==> flow/design.v <==
`timescale 1ns / 1ps
module bcd2ftsegdec(
	display,  
	bcd  
    );
	output [14:0] display;  
	input [3:0] bcd;  
	reg [14:0] display;  
	always @(bcd)
		case (bcd)
			4'd0: display = 15'b0000_0011_1111_111;  
			4'd1: display = 15'b1111_1111_1011_011;  
			4'd2: display = 15'b0010_0100_1111_111;  
			4'd3: display = 15'b0000_1100_1111_111;  
			4'd4: display = 15'b1001_1000_1111_111;  
			4'd5: display = 15'b0100_1000_1111_111;  
			4'd6: display = 15'b0100_0000_1111_111;  
			4'd7: display = 15'b0001_1111_1111_111;  
			4'd8: display = 15'b0000_0000_1111_111;  
			4'd9: display = 15'b0000_1000_1111_111;  
			default: display = 15'b1111_1111_1111_111;  
		endcase
endmodule
`timescale 1ns / 1ps
module freq_div(
	clk_out,  
	clk_ctl,  
	clk,  
	rst_n  
	);
	output reg clk_out;  
	output reg [1:0] clk_ctl;  
	input clk;  
	input rst_n;  
	reg [14:0] cnt_l;  
	reg [6:0] cnt_h;  
	reg [25-1:0] cnt_tmp;  
	always @(clk_out or cnt_h or clk_ctl or cnt_l)
		cnt_tmp = {clk_out,cnt_h,clk_ctl,cnt_l} + 1'b1;
	always @(posedge clk or negedge rst_n)
		if (~rst_n) {clk_out, cnt_h, clk_ctl, cnt_l}<=25'd0;
		else {clk_out,cnt_h, clk_ctl, cnt_l}<=cnt_tmp;
endmodule
`timescale 1ns / 1ps
module scan_ctl(
	ftsd_ctl,  
	ftsd_in,  
	in0,  
	in1,  
	in2,  
	in3,  
	ftsd_ctl_en  
    );
	output reg [3:0] ftsd_in;  
	output reg [3:0] ftsd_ctl;  
	input [3:0] in0,in1,in2,in3;  
	input [1:0] ftsd_ctl_en;  
	always @(ftsd_ctl_en)
		case (ftsd_ctl_en)
			2'b00:
				begin
				ftsd_ctl=4'b0111;
				ftsd_in=in0;
				end
			2'b01:
				begin
				ftsd_ctl=4'b1011;
				ftsd_in=in1;
				end	
			2'b10:
				begin
				ftsd_ctl=4'b1101;
				ftsd_in=in2;
				end
			2'b11:
				begin
				ftsd_ctl=4'b1110;
				ftsd_in=in3;
				end
			default:
				begin
				ftsd_ctl=4'b0000;
				ftsd_in=in0;
				end
		endcase
endmodule
`timescale 1ns / 1ps
module singledigit_dec_adder(
	 input clk,
	 input rst_n,
	 output [3:0] ftsd_ctl,
	 output [14:0] display
    );
reg [3:0] A;
reg [3:0] B;
reg ci;
reg [3:0] s;
reg co;
reg k;
reg [3:0] z;
wire [3:0] bcd;
wire [1:0] clk_ctl;
wire [3:0] in0, in1, in2, in3;
always@(posedge clk or negedge rst_n)
begin
	if(~rst_n)
	begin
		A<=0;
		B<=0;
		ci<=0;
	end
	else
	begin
		A<=4;
		B<=6;
		ci<=0;
	end
end
always@(A or B or ci)
begin
	{k,z}=A+B+ci;
end
always@(k or z)
begin
	if({k,z}>9)
		{co,s}={k,z}+5'b00110;
	else
		{co,s}={k,z};
end
assign in0=A;
assign in1=B;
assign in2=co;
assign in3=s;
freq_div f1(
	.clk_ctl(clk_ctl),  
	.clk(clk),  
	.rst_n(rst_n)  
	);
bcd2ftsegdec b1( 
	.display(display),  
	.bcd(bcd)  
	);
scan_ctl s1(
	.ftsd_ctl(ftsd_ctl),  
	.ftsd_in(bcd),  
	.in0(in0),  
	.in1(in1),  
	.in2(in2),  
	.in3(in3),  
	.ftsd_ctl_en(clk_ctl)  
	);
endmodule
# Reports on singledigit_dec_adder
# Tool output for the design above, in the order of the flow.
# Line numbers count from 1 in the design file above.
# Cell names lack the library's common part.
# The mark n/a stands for no value.
dict set report design {
  design {singledigit_dec_adder}
  clk_port {clk}
  cell_library {sky130hd}
  pvt_corner {tt_025C_1v80}
}

# Elaborated design
# Counts by Yosys on the flattened word-level netlist (proc, flatten, opt, wreduce; memories kept). Register bits leave out memories and registers merged into their read ports (data or address); mux counts leave out enables and synchronous resets folded into registers. Print and check cells are left out.
# Memory sizes are those after Yosys's memory passes, which may raise the word count (mostly to a power of two), join words into wider ones and drop unused or constant bits.
dict set report op_classes {
  addsub 3
  cmp 1
  eq_ne 3
  n_mux 3
  n_reduce_logical 1
}
# op count
set ops {}
lappend ops {{parallel mux 4 bit (select 4 bit)} 2}
lappend ops {{adder 25 x 1 -> 25 bit with constant B} 1}
lappend ops {{adder 4 x 3 -> 5 bit with constant B} 1}
lappend ops {{2-to-1 mux 5 bit} 1}
lappend ops {{equality test 2 bit with constant B} 2}
lappend ops {{adder 3 x 3 -> 4 bit} 1}
lappend ops {{greater-than comparator 4 bit with constant B} 1}
lappend ops {{equality test 2 x 1 -> 1 bit with constant B} 1}
lappend ops {{zero test 2 bit} 1}
dict set report bits {
  register_bits 27
  romBits 160
  memories 1
  in_bits 2
  out_inout_bits 19
}
# memory words word_bits rd wr line
set mem_list {}
lappend mem_list {{(name not given)} 16 10 1 0 10} ;# case (bcd)

# Logic depth
# Longest topological path by Yosys (ltp), each cell counted once; first at word level (registers and memories cut), then after technology mapping (sequential cells cut; the memories' decode and read muxes count).
dict set report logic_depth {
  depth_word 4
  abc_area 0
  depth_mapped 6
}

# After synthesis
# Source: synth_stat.txt of the flow (Yosys; design flattened, memories mapped). It holds for the ABC_AREA given above (unset counts as 0); a run with the other value may have another netlist.
# Totals and module areas in this step are rounded.
# cell count type_area_um2
set types {}
lappend types {dfrtp_1 18 450.432}
lappend types {xor2_1 12 105.101}
lappend types {buf_4 9 67.565}
lappend types {ha_1 4 50.048}
lappend types {nor4_2 4 50.048}
lappend types {nand4_4 2 42.541}
lappend types {xnor2_1 3 26.275}
lappend types {inv_1 6 22.522}
lappend types {nand2_1 6 22.522}
lappend types {nor2_1 6 22.522}
lappend types {nor3_1 4 20.019}
lappend types {nand2b_1 3 18.768}
lappend types {nand4_1 3 18.768}
lappend types {or2_2 3 18.768}
lappend types {nand4_2 1 12.512}
lappend types {nand3_1 2 10.01}
lappend types {nand3_2 1 10.01}
lappend types {and2_1 1 6.256}
# Not listed: further types 2, cells in them 2.
dict set report mapped {
  stdcells 90
  area_um2 983
  flip_flops 18
  n_buf 9
}
# The figures by module come from a second, unflattened synthesis with its own total; it is not the netlist above.
dict set report hier_totals {
  hier_cells 135
  area_unflattened_um2 1560
}
# Each row is one instance without its submodules.
# mod instances n_cells area_um2
set modules {}
lappend modules {freq_div 1 87 1110}
lappend modules {bcd2ftsegdec 1 36 288}
lappend modules {scan_ctl 1 9 125}
lappend modules {singledigit_dec_adder 1 3 32.5}

# Timing after synthesis
# Path of least setup slack by OpenSTA after synthesis, without wires, with an ideal clock, recovery checks aside; 20% of the period is set as input and as output delay. Where synthesis merged equal registers, the netlist keeps one of their names.
dict set report synth_timing {
  kind {register -> output}
  from {register f1.clk_ctl[0]}
  to {output display[12]}
  clock_period_ns 1.84
  output_delay_ns 0.368
  arrival_time_ns 1.435
  required_ns 1.472
  slack_ns 0.037
  delay_ns 1.435
  path_stages 5
  path_buffers 0
  period_less_setup_slack_ns 1.803
}
# "delay_ns" is the arrival time less input delay plus setup time.
# At an output port there is no setup time.
# "path_stages": output pins that drive a net of the path, with the launching flip-flop's if there is one; two outputs of one cell count as two.
# "period_less_setup_slack_ns" is the clock period less the worst setup slack; recovery checks do not enter. This is arithmetic on one report: input and output delays are still those of the set period (20% each).
# Between the ends stands the longest chain of elaborated cells between them, by number of cells; it is not shown to be the way that was timed. Of several equally long chains one is given.
# A line is the first line of the expression or statement that the cell stems from. Yosys adds cells for indexed reads and writes and turns some case tables into memories.
# A memory read counts as a cell of the chain, while the word-level depth stops at memories.
dict set report synth_between {
  cell_sequence {dfrtp_1 -> nand2b_1 -> or2_2 -> ha_1 -> and2_1}
  elab_chain_len 3
  cells_between 6
  cone_lines 2
  cone_classes {eq/ne (3); mux (1); reduce/logical (1); memory (1)}
}
# item line
set synth_rtl {}
lappend synth_rtl {{start, declared} 32} ;# output reg [1:0] clk_ctl;
lappend synth_rtl {{equality test 2 bit} 59} ;# case (ftsd_ctl_en)
lappend synth_rtl {{parallel mux 4 bit (select 4 bit)} 59}
lappend synth_rtl {{memory (16 x 10 bit)} 10} ;# case (bcd)
lappend synth_rtl {{end, declared} 92} ;# output [14:0] display

# Worst path after layout
# Path of least setup slack in the final report of stored run 2 (OpenROAD, finished layout, wires in). Where an end is a register, its clock arrival counts in the times.
dict set report layout_timing {
  kind {register -> output}
  from {register f1.clk_ctl[1]}
  to {output display[12]}
  clock_period_ns 2.08
  output_delay_ns 0.42
  arrival_time_ns 1.66
  required_ns 1.66
  slack_ns 0.01
  path_stages 6
  path_buffers 1
}
# Between the ends stands the longest chain of elaborated cells between them, by number of cells; it is not shown to be the way that was timed. Of several equally long chains one is given.
# A memory read counts as a cell of the chain, while the word-level depth stops at memories.
dict set report layout_between {
  cell_sequence {dfrtp_2 -> nand2b_4 -> or2_4 -> ha_4 -> and2_4 -> buf_6}
  elab_chain_len 3
  cells_between 6
  cone_lines 2
  cone_classes {eq/ne (3); mux (1); reduce/logical (1); memory (1)}
}
# item line
set layout_rtl {}
lappend layout_rtl {{start, declared} 32} ;# output reg [1:0] clk_ctl;
lappend layout_rtl {{equality test 2 bit} 59} ;# case (ftsd_ctl_en)
lappend layout_rtl {{parallel mux 4 bit (select 4 bit)} 59}
lappend layout_rtl {{memory (16 x 10 bit)} 10} ;# case (bcd)
lappend layout_rtl {{end, declared} 92} ;# output [14:0] display

# Settings and measured results of 2 stored flow runs for module singledigit_dec_adder (sky130hd), not sorted in any way. The constraints put input and output delay at 20% of the set period each and load the outputs with 0.01 pF.
# "period_reached_ns" is the run's clock period less its worst setup slack. It is reckoned from that one timing run; input and output delays stay at 20% of the period that was set.
# "worstPathTime_ns" means the part of the period allowed to the worst setup path (the constraints hold back 20% at inputs and 20% at outputs) less its slack; where the path has registers, the arrival times of their clocks count too.
# Measured values are rounded.
run="stored run 1" settings period_ns=2.03 CORE_UTILIZATION=72 PLACE_DENSITY_LB_ADDON=0.18 CELL_PAD_IN_SITES_GLOBAL_PLACEMENT=1 TNS_END_PERCENT=100 CTS_CLUSTER_SIZE=72 MAX_ROUTING_LAYER="met5" CAP_MARGIN=20 CORE_MARGIN=2 SLEW_MARGIN=20
run="stored run 1" outcome="did not finish, placement stopped with FLW-0024"
run="stored run 2" settings period_ns=2.08 CORE_UTILIZATION=39 CORE_ASPECT_RATIO=0.81 TNS_END_PERCENT=30 ABC_AREA=0 GPL_TIMING_DRIVEN=1 CTS_CLUSTER_SIZE=29 MAX_ROUTING_LAYER="met4" CAP_MARGIN=20 CORE_MARGIN=2 SLEW_MARGIN=20
run="stored run 2" results yosys_chip_area_um2=983 die_area_um2=2940 finalCellArea_um2=1240 final_util_frac=0.516 worstSetupSlack_ns=0.008 total_negative_slack_ns=0.000 period_reached_ns=2.072 worstPathTime_ns=1.66 critical_path_kind="register -> output"
